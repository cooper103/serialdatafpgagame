==> flow/design.v <==
module GRBStateMachine(qmode,Done,LoadGRBPattern,ShiftPattern,StartCoding,
          ClrCounter,IncCounter,ShipGRB,theBit,bdone,Count,NumLEDs,clk,reset,allDone, Game, Auto);
	output	[1:0]	qmode;
	output	allDone, Done, LoadGRBPattern, ShiftPattern, StartCoding, ClrCounter, IncCounter, Game, Auto;
	input		ShipGRB, theBit, bdone;
	input   [7:0]	Count;
	input   [3:1] NumLEDs;
	input		clk, reset;
	reg Game;
	reg Auto;
  reg	     	S, nS;
	parameter	SSHIPRET=1'b0, SSHIPGRB=1'b1;
  reg      [7:0]   COMPAREVAL;
  reg      [14:0]  rCount;   
	always @(posedge clk)
		if(reset)
			S <= SSHIPRET;
		else
			S <= nS;
	always @(S, ShipGRB, bdone, Count)
		case(S)
			SSHIPRET:  nS = ShipGRB ? SSHIPGRB : SSHIPRET;
			SSHIPGRB:  nS = (bdone && (Count==COMPAREVAL)) ? SSHIPRET : SSHIPGRB;
			default:   nS = SSHIPRET;
		endcase
	assign LoadGRBPattern = (S==SSHIPRET)&&ShipGRB;
	assign ClrCounter     = (S==SSHIPRET)&&ShipGRB;
	assign StartCoding    = (S==SSHIPRET)&&ShipGRB;
	assign ShiftPattern   = (S==SSHIPGRB)&&bdone;
	assign IncCounter     = (S==SSHIPGRB)&&bdone;
	assign qmode          = (S==SSHIPRET) ? 2'b10 : {1'b0,theBit};
	assign Done           = (S==SSHIPGRB)&&bdone&&(Count==COMPAREVAL);
	assign allDone        = (S==SSHIPRET)&&(rCount==15'd28100);  
  always @(NumLEDs)
    case(NumLEDs)   
      3'b001:  begin COMPAREVAL = 23; Game = 0; Auto = 0; end  
      3'b010:  begin COMPAREVAL = 47; Game = 0; Auto = 0; end  
      3'b011:  begin COMPAREVAL = 71; Game = 0; Auto = 0; end   
	  3'b100:  begin COMPAREVAL = 95; Game = 0; Auto = 0; end 
      3'b101:  begin COMPAREVAL = 119; Game = 0; Auto = 0; end 
      3'b111: begin COMPAREVAL = 119; Game = 1; Auto = 0; end
      3'b110: begin COMPAREVAL = 119; Game = 0; Auto = 1; end
      default: begin COMPAREVAL = 23; Game = 0; Auto = 0; end 
    endcase
  always @(posedge clk)
  begin
    if(reset || Done)   
      rCount <= 0;
    else if (S==SSHIPRET)
      rCount <= rCount+1; 
    else rCount <= rCount;
  end
endmodule
# From RTL to reports: GRBStateMachine
# The steps from the RTL of GRBStateMachine to its reports follow in flow order.
# Line numbers count from 1 in the design file above.
# Cell names lack the library's common part.
# A cell with -- has no value.
dict set report design {
  top_module {GRBStateMachine}
  clock {clk}
  lib {sky130hd}
  pvt_corner {tt_025C_1v80}
}

# Word-level counts
# Source: Yosys, flattened and elaborated, memories not mapped. Widths are those after wreduce; folded enables and synchronous resets count as part of the registers. Registers that Yosys merges into a memory's read port (data or address) are not register bits. Print and check cells do not count. Equal cells are merged and count once.
dict set report bits {
  in_bits 16
  reg_bits 16
  output_inout_bits 11
  word_cells 26
}
dict set report classes {
  reduce_logical 7
  n_logic 1
  addsub 1
  n_mux 7
  equal 8
}
# cell n
set ops {}
lappend ops {{parallel mux 7 bit (select 4 bit)} 1}
lappend ops {{adder 15 x 1 -> 15 bit with constant B} 1}
lappend ops {{== test 15 bit with constant B} 1}
lappend ops {{== test 3 bit with constant B} 4}
lappend ops {{== test 8 bit} 1}
lappend ops {{== test 3 x 2 -> 1 bit with constant B} 2}
lappend ops {{logical AND 1 bit} 5}
lappend ops {{2-to-1 mux 1 bit} 4}
lappend ops {{OR reduction 3 bit} 1}
lappend ops {{parallel mux 1 bit (select 2 bit)} 1}
lappend ops {{2-to-1 mux 2 bit} 1}
lappend ops {{logical OR 1 bit} 1}
lappend ops {{inverter 1 bit} 1}

# Longest topological paths
# Depth = most cells in a row (Yosys ltp): at word level without a register or memory, in the mapped netlist without a sequential cell, where the memories' decode and read muxes count.
dict set report logic_depth {
  ltp_word 7
  ABC_AREA 0
  ltp_mapped 6
}

# Mapped cells and area
# Source: synth_stat.txt of the flow (Yosys; design flattened, memories mapped). It holds for the ABC_AREA given above (unset counts as 0); a run with the other value may have another netlist.
# The area totals of this step are shown rounded.
# cell n
set types {}
lappend types {dfxtp_1 16}
lappend types {xnor2_1 13}
lappend types {a211oi_2 9}
lappend types {a211oi_1 7}
lappend types {nor4_1 6}
lappend types {buf_6 3}
lappend types {xor2_1 3}
lappend types {ha_1 2}
lappend types {nand4b_4 1}
lappend types {buf_4 3}
lappend types {nand3b_1 3}
lappend types {nor2_1 6}
lappend types {a31oi_4 1}
lappend types {nor4_4 1}
lappend types {nand3_1 4}
lappend types {nor3_1 4}
lappend types {inv_1 5}
lappend types {nand4_1 3}
# Other cell types: 17; their cells: 23.
dict set report synth_totals {
  synth_area_um2 1100
  stdcells 113
  ff_cells 16
  buffers 8
}

# Worst setup path after synthesis
# Source: OpenSTA report_checks on the synthesized netlist (no wires, ideal clock, input and output delay 20% of the period each), path of least setup slack; recovery checks are left aside. Register names are those of the netlist, which keeps one name where synthesis merged equal registers.
dict set report synth_timing {
  kind {reg2out}
  start {reg S}
  end {out Done}
  slack_ns 0.239
  out_delay_ns 0.414
  period_ns 2.07
  path_stages 7
  path_buffers 2
  arrival_time_ns 1.417
  t_required_ns 1.656
  delay_ns 1.417
  period_less_setup_slack_ns 1.831
}
# "delay_ns" = arrival - input delay + setup time.
# A path that ends at an output port has no setup time.
# "path_stages": output pins that drive a net of the path, with the launching flip-flop's if there is one; two outputs of one cell count as two.
# "period_less_setup_slack_ns" is the clock period less the worst setup slack; recovery checks do not enter. This is arithmetic on one report: input and output delays are still those of the set period (20% each).
# Between the ends stands the longest chain of elaborated cells between them, by number of cells; it is not shown to be the way that was timed. Of several equally long chains one is given.
# A line is the first line of the expression or statement that the cell stems from. Yosys adds cells for indexed reads and writes and turns some case tables into memories.
dict set report synth_via {
  cell_sequence {dfxtp_1 > buf_6 > and2_2 > nand4_2 > nor3_4 > buf_6 > and2_1}
  elab_chain_len 2
  cells_between 2
  classes_between {reduce/logical: 2}
}
# item line_no
set synth_lines {}
lappend synth_lines {{start, declared} 11} ;# reg S, nS;
lappend synth_lines {{start, assigned} 17} ;# S <= SSHIPRET;
lappend synth_lines {{start, assigned} 19} ;# S <= nS;
lappend synth_lines {{logical AND 1 bit x2} 32}
lappend synth_lines {{end, declared} 4} ;# output allDone, Done, LoadGRBPattern, ShiftPattern, StartCoding, ClrCounter, IncCounter, Game, Auto;

# Path in the finished layout
# Path of least setup slack in the final report of flow run A (OpenROAD, finished layout, wires in). Where an end is a register, its clock arrival counts in the times.
dict set report layout_timing {
  kind {in2out}
  start {in NumLEDs[1]}
  end {out Done}
  period_ns 1.9
  path_buffers 2
  t_required_ns 1.52
  arrival_time_ns 1.48
  path_stages 6
  out_delay_ns 0.38
  slack_ns 0.04
}
# Between the ends stands the longest chain of elaborated cells between them, by number of cells; it is not shown to be the way that was timed. Of several equally long chains one is given.
dict set report layout_via {
  cell_sequence {clkdlybuf4s15_2 > a21oi_1 > xnor2_1 > nor3_4 > and2_4 > buf_6}
  elab_chain_len 5
  cells_between 10
  classes_between {eq/ne: 7; mux: 1; reduce/logical: 2}
}
# item line_no
set layout_lines {}
lappend layout_lines {{start, declared} 7} ;# input [3:1] NumLEDs;
lappend layout_lines {{== test 3 bit} 35} ;# case(NumLEDs)
lappend layout_lines {{OR reduction 3 bit} --}
lappend layout_lines {{parallel mux 7 bit (select 4 bit)} 35}
lappend layout_lines {{== test 8 bit} 32}
lappend layout_lines {{logical AND 1 bit} 32}
lappend layout_lines {{end, declared} 4} ;# output allDone, Done, LoadGRBPattern, ShiftPattern, StartCoding, ClrCounter, IncCounter, Game, Auto;

Data sheet: physical implementation of GRBStateMachine

Flow measurements of GRBStateMachine on sky130hd: 2 stored runs with different settings, listed in no order. Input and output delays are each 20% of the period that was set; the output load is 0.01 pF.
"timing.achieved_period_ns" = clock period - worst setup slack. The figure is calculated, with input and output delays left at 20% of the set period.
"worst_path_time_ns" is the time allowed to the run's worst setup path (the clock period less input and output delay, where it has them) less its slack. Clock arrival times count: a late capture clock shortens it, a late launch clock lengthens it.
"total_power_uw": no workload was simulated; the value follows from the tool's default switching activity.
The measured numbers are rounded.

[flow] flow run A: files
==> flow/run.sh <==
#!/bin/bash
# the make line also repeats the synthesis and layout settings of config.mk as NAME=value (left out here)
make -C /OpenROAD-flow-scripts/flow DESIGN_CONFIG=/design/flow/config.mk WORK_HOME=/design/flow/orfs CLKGATE_MAP_FILE= finish
==> flow/config.mk <==
export PLATFORM = sky130hd
export DESIGN_NAME = GRBStateMachine
export DESIGN_NICKNAME = GRBStateMachine
export VERILOG_FILES = /design/flow/design.v
export SDC_FILE = /design/flow/constraint.sdc
export NUM_CORES = 4
export LEC_CHECK = 0
export CAP_MARGIN = 0
export CELL_PAD_IN_SITES_DETAIL_PLACEMENT = 2
export CORE_ASPECT_RATIO = 1.31
export CORE_MARGIN = 2
export CORE_UTILIZATION = 34
export CTS_CLUSTER_DIAMETER = 47
export CTS_CLUSTER_SIZE = 15
export MAX_ROUTING_LAYER = met4
export PLACE_DENSITY_LB_ADDON = 0.18
export SLEW_MARGIN = 10
==> flow/constraint.sdc <==
create_clock -name core_clock -period 1.9 [get_ports {clk}]
set_input_delay 0.3800 -clock core_clock [delete_from_list [all_inputs] [get_ports {clk}]]
set_output_delay 0.3800 -clock core_clock [all_outputs]
set_load 0.01 [all_outputs]

[flow] flow run A: metrics
[metrics] utilization_pct = 51.2
[metrics] yosys.chip_area_um2 = 1100
[metrics] timing.setup.ws_ns = 0.038
[metrics] design_die_area_um2 = 3710
[metrics] timing.achieved_period_ns = 1.862
[metrics] total_power_uw = 867.4
[metrics] worst_path_time_ns = 1.10
[metrics] critical_path_type = in2out
[metrics] layout_stdcell_area_um2 = 1575
[metrics] fin_tns_ns = 0.000
[metrics] holdWs_ns = 0.597

[flow] flow run B: files
==> flow/run.sh <==
#!/bin/bash
# the make line also repeats the synthesis and layout settings of config.mk as NAME=value (left out here)
make -C /OpenROAD-flow-scripts/flow DESIGN_CONFIG=/design/flow/config.mk WORK_HOME=/design/flow/orfs CLKGATE_MAP_FILE= finish
==> flow/config.mk <==
export PLATFORM = sky130hd
export DESIGN_NAME = GRBStateMachine
export DESIGN_NICKNAME = GRBStateMachine
export VERILOG_FILES = /design/flow/design.v
export SDC_FILE = /design/flow/constraint.sdc
export NUM_CORES = 4
export LEC_CHECK = 0
export CAP_MARGIN = 5
export CORE_MARGIN = 2
export CORE_UTILIZATION = 71
export CTS_CLUSTER_DIAMETER = 150
export CTS_CLUSTER_SIZE = 30
export GPL_TIMING_DRIVEN = 1
export SETUP_SLACK_MARGIN = 0.34
export SLEW_MARGIN = 20
==> flow/constraint.sdc <==
create_clock -name core_clock -period 3.31 [get_ports {clk}]
set_input_delay 0.6620 -clock core_clock [delete_from_list [all_inputs] [get_ports {clk}]]
set_output_delay 0.6620 -clock core_clock [all_outputs]
set_load 0.01 [all_outputs]

[flow] flow run B: metrics
[metrics] holdWs_ns = 0.579
[metrics] timing.achieved_period_ns = 2.600
[metrics] design_die_area_um2 = 1880
[metrics] yosys.chip_area_um2 = 1100
[metrics] utilization_pct = 94.1
[metrics] layout_stdcell_area_um2 = 1385
[metrics] worst_path_time_ns = 1.28
[metrics] critical_path_type = in2out
[metrics] total_power_uw = 433
[metrics] timing.setup.ws_ns = 0.710
[metrics] fin_tns_ns = 0.000
