==> flow/design.v <==
module ShiftRegister(CurrentBit,sw,LoadRegister,RotateRegisterLeft,clk,reset, Game, Auto, GRBAuto, col);
  output CurrentBit;
  input  [15:4] sw;
  input  LoadRegister, RotateRegisterLeft;
  input  clk, reset, Game, Auto;
  input [11:0] GRBAuto, col;
  parameter DEFAULTREG=24'h0F0F0F;   
  reg [23:0]  TheReg, nTheReg;   
  always @(posedge clk)
    if(reset) TheReg <= DEFAULTREG;
    else  TheReg <= nTheReg;
  always @(TheReg, LoadRegister, RotateRegisterLeft, sw)
    if(LoadRegister)
        if(Auto) nTheReg = {GRBAuto[11:8],4'b0000,GRBAuto[7:4],4'b0000,GRBAuto[3:0],4'b0000};
        else if(Game) nTheReg = {col[11:8], 4'b0000, col[7:4], 4'b0000, col[3:0]};
        else nTheReg = {sw[15:12],4'b0000,sw[11:8],4'b0000,sw[7:4],4'b0000};
    else if(RotateRegisterLeft)
      nTheReg = {TheReg[22:0],TheReg[23]};
    else
      nTheReg = TheReg;
  assign  CurrentBit = TheReg[23];
endmodule
From RTL to reports: ShiftRegister
The steps from the RTL of ShiftRegister to its reports follow in flow order.
Line numbers count from 1 in the design file above.
Operators carry their Yosys type and port widths (W data, S select, Z words).
Library cell names are shortened.
The mark - stands for no value.
Design
  top module: ShiftRegister
  clock: clk
  standard-cell library: sky130hd
  corner: tt_025C_1v80

After elaboration
Yosys after proc, flatten, opt, wreduce and memory -nomap, before mapping. Memory bits, and registers merged into a memory's read port (data or address), are not among the register bits. Print and check cells are not counted. Equal cells are merged and count once.
Bit counts
  flip-flop bits (word level): 24
  input bits: 42
  output and inout bits: 1
  cells after elaboration: 6
Cells by class
  multiplexer cells: 4
  reduce/logical cells: 1
Operators by type and width (count)
  $mux W24: 4
  $reduce_bool A2 Y1: 1

Depth
Yosys ltp: most cells in a row. Word level: on the elaborated netlist, between registers, memories and ports. Mapped: between sequential cells and ports; inverters and the memories' decode and read muxes count.
Logic depth
  word-level depth: 3
  ABC_AREA: 0
  depth in mapped cells: 5

Netlist
The flow's flattened synthesis, as Yosys stat reports it; memories are mapped. The netlist is that of the ABC_AREA named above (0 if unset); the other value can give another one.
Cells by type
  dfxtp_1: count 24, total area 480.461 sq um
  a211oi_2: count 20, total area 250.24 sq um
  a2bb2oi_1: count 12, total area 105.101 sq um
  and2b_1: count 14, total area 105.101 sq um
  o21bai_1: count 12, total area 90.086 sq um
  a22oi_1: count 10, total area 75.072 sq um
  nor2b_1: count 10, total area 62.56 sq um
  nor2_1: count 12, total area 45.043 sq um
  buf_6: count 3, total area 33.782 sq um
  a211oi_1: count 4, total area 30.029 sq um
  buf_2: count 5, total area 25.024 sq um
  buf_12: count 1, total area 20.019 sq um
  buf_4: count 2, total area 15.014 sq um
  nor3b_1: count 2, total area 15.014 sq um
  nor2_4: count 1, total area 11.261 sq um
  a21oi_1: count 2, total area 10.01 sq um
  and3b_1: count 1, total area 8.758 sq um
  clkbuf_1: count 2, total area 7.507 sq um
  or2_1: count 1, total area 6.256 sq um
Synthesis totals
  mapped cells: 138
  cell area after synthesis: 1396.3 sq um
  sequential area: 480.5 sq um
  mapped flip-flops: 24
  buffers: 13

Path before layout
Source: OpenSTA report_checks on the synthesized netlist (no wires, ideal clock, input and output delay 20% of the period each), path of least setup slack; recovery checks are left aside. Register names are those of the netlist, which keeps one name where synthesis merged equal registers.
Timing path after synthesis
  path type: input port to flip-flop
  from: in LoadRegister
  to: reg TheReg[1]
  clock period: 1.14 ns
  launch time at the first pin: 0.228 ns
  data arrival time: 0.911 ns
  data required time: 1.021 ns
  slack: 0.109 ns
  delay of the path: 0.802 ns
  driving pins on the path: 5
  synthesis period reached: 1.031 ns
"delay of the path" = arrival - input delay + setup time.
"driving pins on the path": output pins that drive a net of the path, with the launching flip-flop's if there is one; two outputs of one cell count as two.
"synthesis period reached" is the clock period less the worst setup slack; recovery checks do not enter. This is arithmetic on one report: input and output delays are still those of the set period (20% each).
Between the ends stands the longest chain of elaborated cells between them, by number of cells; it is not shown to be the way that was timed. Of several equally long chains one is given.
A line is the first line of the expression or statement that the cell stems from. Yosys adds cells for indexed reads and writes and turns some case tables into memories.
Between the ends, after synthesis
  path through: buf_4 -> or2_1 -> buf_6 -> nor2_1 -> o21bai_1
  cells in the longest elaborated chain: 1
  elaborated cells between the ends (all ways): 2
  source lines of those cells: 1
RTL lines, path after synthesis
  from (decl): RTL line 4  | input  LoadRegister, RotateRegisterLeft;
  $mux W24: RTL line 13  | if(LoadRegister)
  to (assign): RTL line 10  | if(reset) TheReg <= DEFAULTREG;
  to (assign): RTL line 11  | else  TheReg <= nTheReg;
  to (decl): RTL line 8  | reg [23:0]  TheReg, nTheReg;

Timing after layout
Path of least setup slack in the final report of stored run 2 (OpenROAD, finished layout, wires in). Where an end is a register, its clock arrival counts in the times.
Timing path post-layout
  path type: flip-flop to output port
  from: reg TheReg[23]
  to: out CurrentBit
  clock period: 1.68 ns
  external output delay: 0.34 ns
  launch time at the first pin: 0.31 ns
  data arrival time: 1.22 ns
  data required time: 1.34 ns
  slack: 0.12 ns
  driving pins on the path: 2
Between the ends, post-layout
  path through: dfxtp_1 -> clkdlybuf4s50_1
  cells in the longest elaborated chain: 0
  elaborated cells between the ends (all ways): 0
  source lines of those cells: 0
RTL lines, path post-layout
  from (decl): RTL line 8  | reg [23:0]  TheReg, nTheReg;
  from (assign): RTL line 10  | if(reset) TheReg <= DEFAULTREG;
  from (assign): RTL line 11  | else  TheReg <= nTheReg;
  to (decl): RTL line 2  | output CurrentBit;

Stored flow runs of ShiftRegister (2 of them; Yosys, OpenROAD, sky130hd). They differ in their settings and are not a sequence. Constraints: input delay and output delay 20% of the set period each, output load 0.01 pF.
"achieved clock period (ns)" means the clock period less the worst setup slack. The figure is calculated, with input and output delays left at 20% of the set period.
By "worst setup path time (ns)" is meant the share of the clock period that the worst setup path is allowed (20% is reserved at inputs, 20% at outputs), minus its slack. Clock arrival times at its registers enter into it.
"finish__power__total" rests on the timing tool's default activity at the inputs, not on a simulated workload.

Flow files of stored run 1
==> flow/run.sh <==
#!/bin/bash
# the make line also repeats the synthesis and layout settings of config.mk as NAME=value (left out here)
make -C /OpenROAD-flow-scripts/flow DESIGN_CONFIG=/design/flow/config.mk WORK_HOME=/design/flow/orfs CLKGATE_MAP_FILE= finish
==> flow/config.mk <==
export PLATFORM = sky130hd
export DESIGN_NAME = ShiftRegister
export DESIGN_NICKNAME = ShiftRegister
export VERILOG_FILES = /design/flow/design.v
export SDC_FILE = /design/flow/constraint.sdc
export NUM_CORES = 4
export LEC_CHECK = 0
export CAP_MARGIN = 20
export CELL_PAD_IN_SITES_GLOBAL_PLACEMENT = 2
export CORE_MARGIN = 2
export CORE_UTILIZATION = 48
export CTS_CLUSTER_DIAMETER = 312
export CTS_CLUSTER_SIZE = 27
export MAX_ROUTING_LAYER = met5
export PLACE_DENSITY = 0.9
export SLEW_MARGIN = 20
export TNS_END_PERCENT = 20
==> flow/constraint.sdc <==
create_clock -name core_clock -period 1.17 [get_ports {clk}]
set_input_delay 0.2340 -clock core_clock [delete_from_list [all_inputs] [get_ports {clk}]]
set_output_delay 0.2340 -clock core_clock [all_outputs]
set_load 0.01 [all_outputs]

report of stored run 1: did not finish, place, GPL-0301

Flow files of stored run 2
==> flow/run.sh <==
#!/bin/bash
# the make line also repeats the synthesis and layout settings of config.mk as NAME=value (left out here)
make -C /OpenROAD-flow-scripts/flow DESIGN_CONFIG=/design/flow/config.mk WORK_HOME=/design/flow/orfs CLKGATE_MAP_FILE= finish
==> flow/config.mk <==
export PLATFORM = sky130hd
export DESIGN_NAME = ShiftRegister
export DESIGN_NICKNAME = ShiftRegister
export VERILOG_FILES = /design/flow/design.v
export SDC_FILE = /design/flow/constraint.sdc
export NUM_CORES = 4
export LEC_CHECK = 0
export CAP_MARGIN = 20
export CORE_MARGIN = 2
export CORE_UTILIZATION = 40
export SLEW_MARGIN = 20
==> flow/constraint.sdc <==
create_clock -name core_clock -period 1.68 [get_ports {clk}]
set_input_delay 0.3360 -clock core_clock [delete_from_list [all_inputs] [get_ports {clk}]]
set_output_delay 0.3360 -clock core_clock [all_outputs]
set_load 0.01 [all_outputs]

report of stored run 2
yosys chip area after synthesis (um^2): 1396.3
finish__design__die__area: 3979.7
finish__design__instance__area__stdcell: 1945.6
finish__design__instance__utilization: 0.5831
finish__timing__setup__ws: 0.120
finish__timing__setup__tns: 0.000
finish__timing__hold__ws: 0.523
finish__power__total: 1.387e-03
achieved clock period (ns): 1.560
worst setup path time (ns): 1.22
worst setup path kind: flip-flop to output port
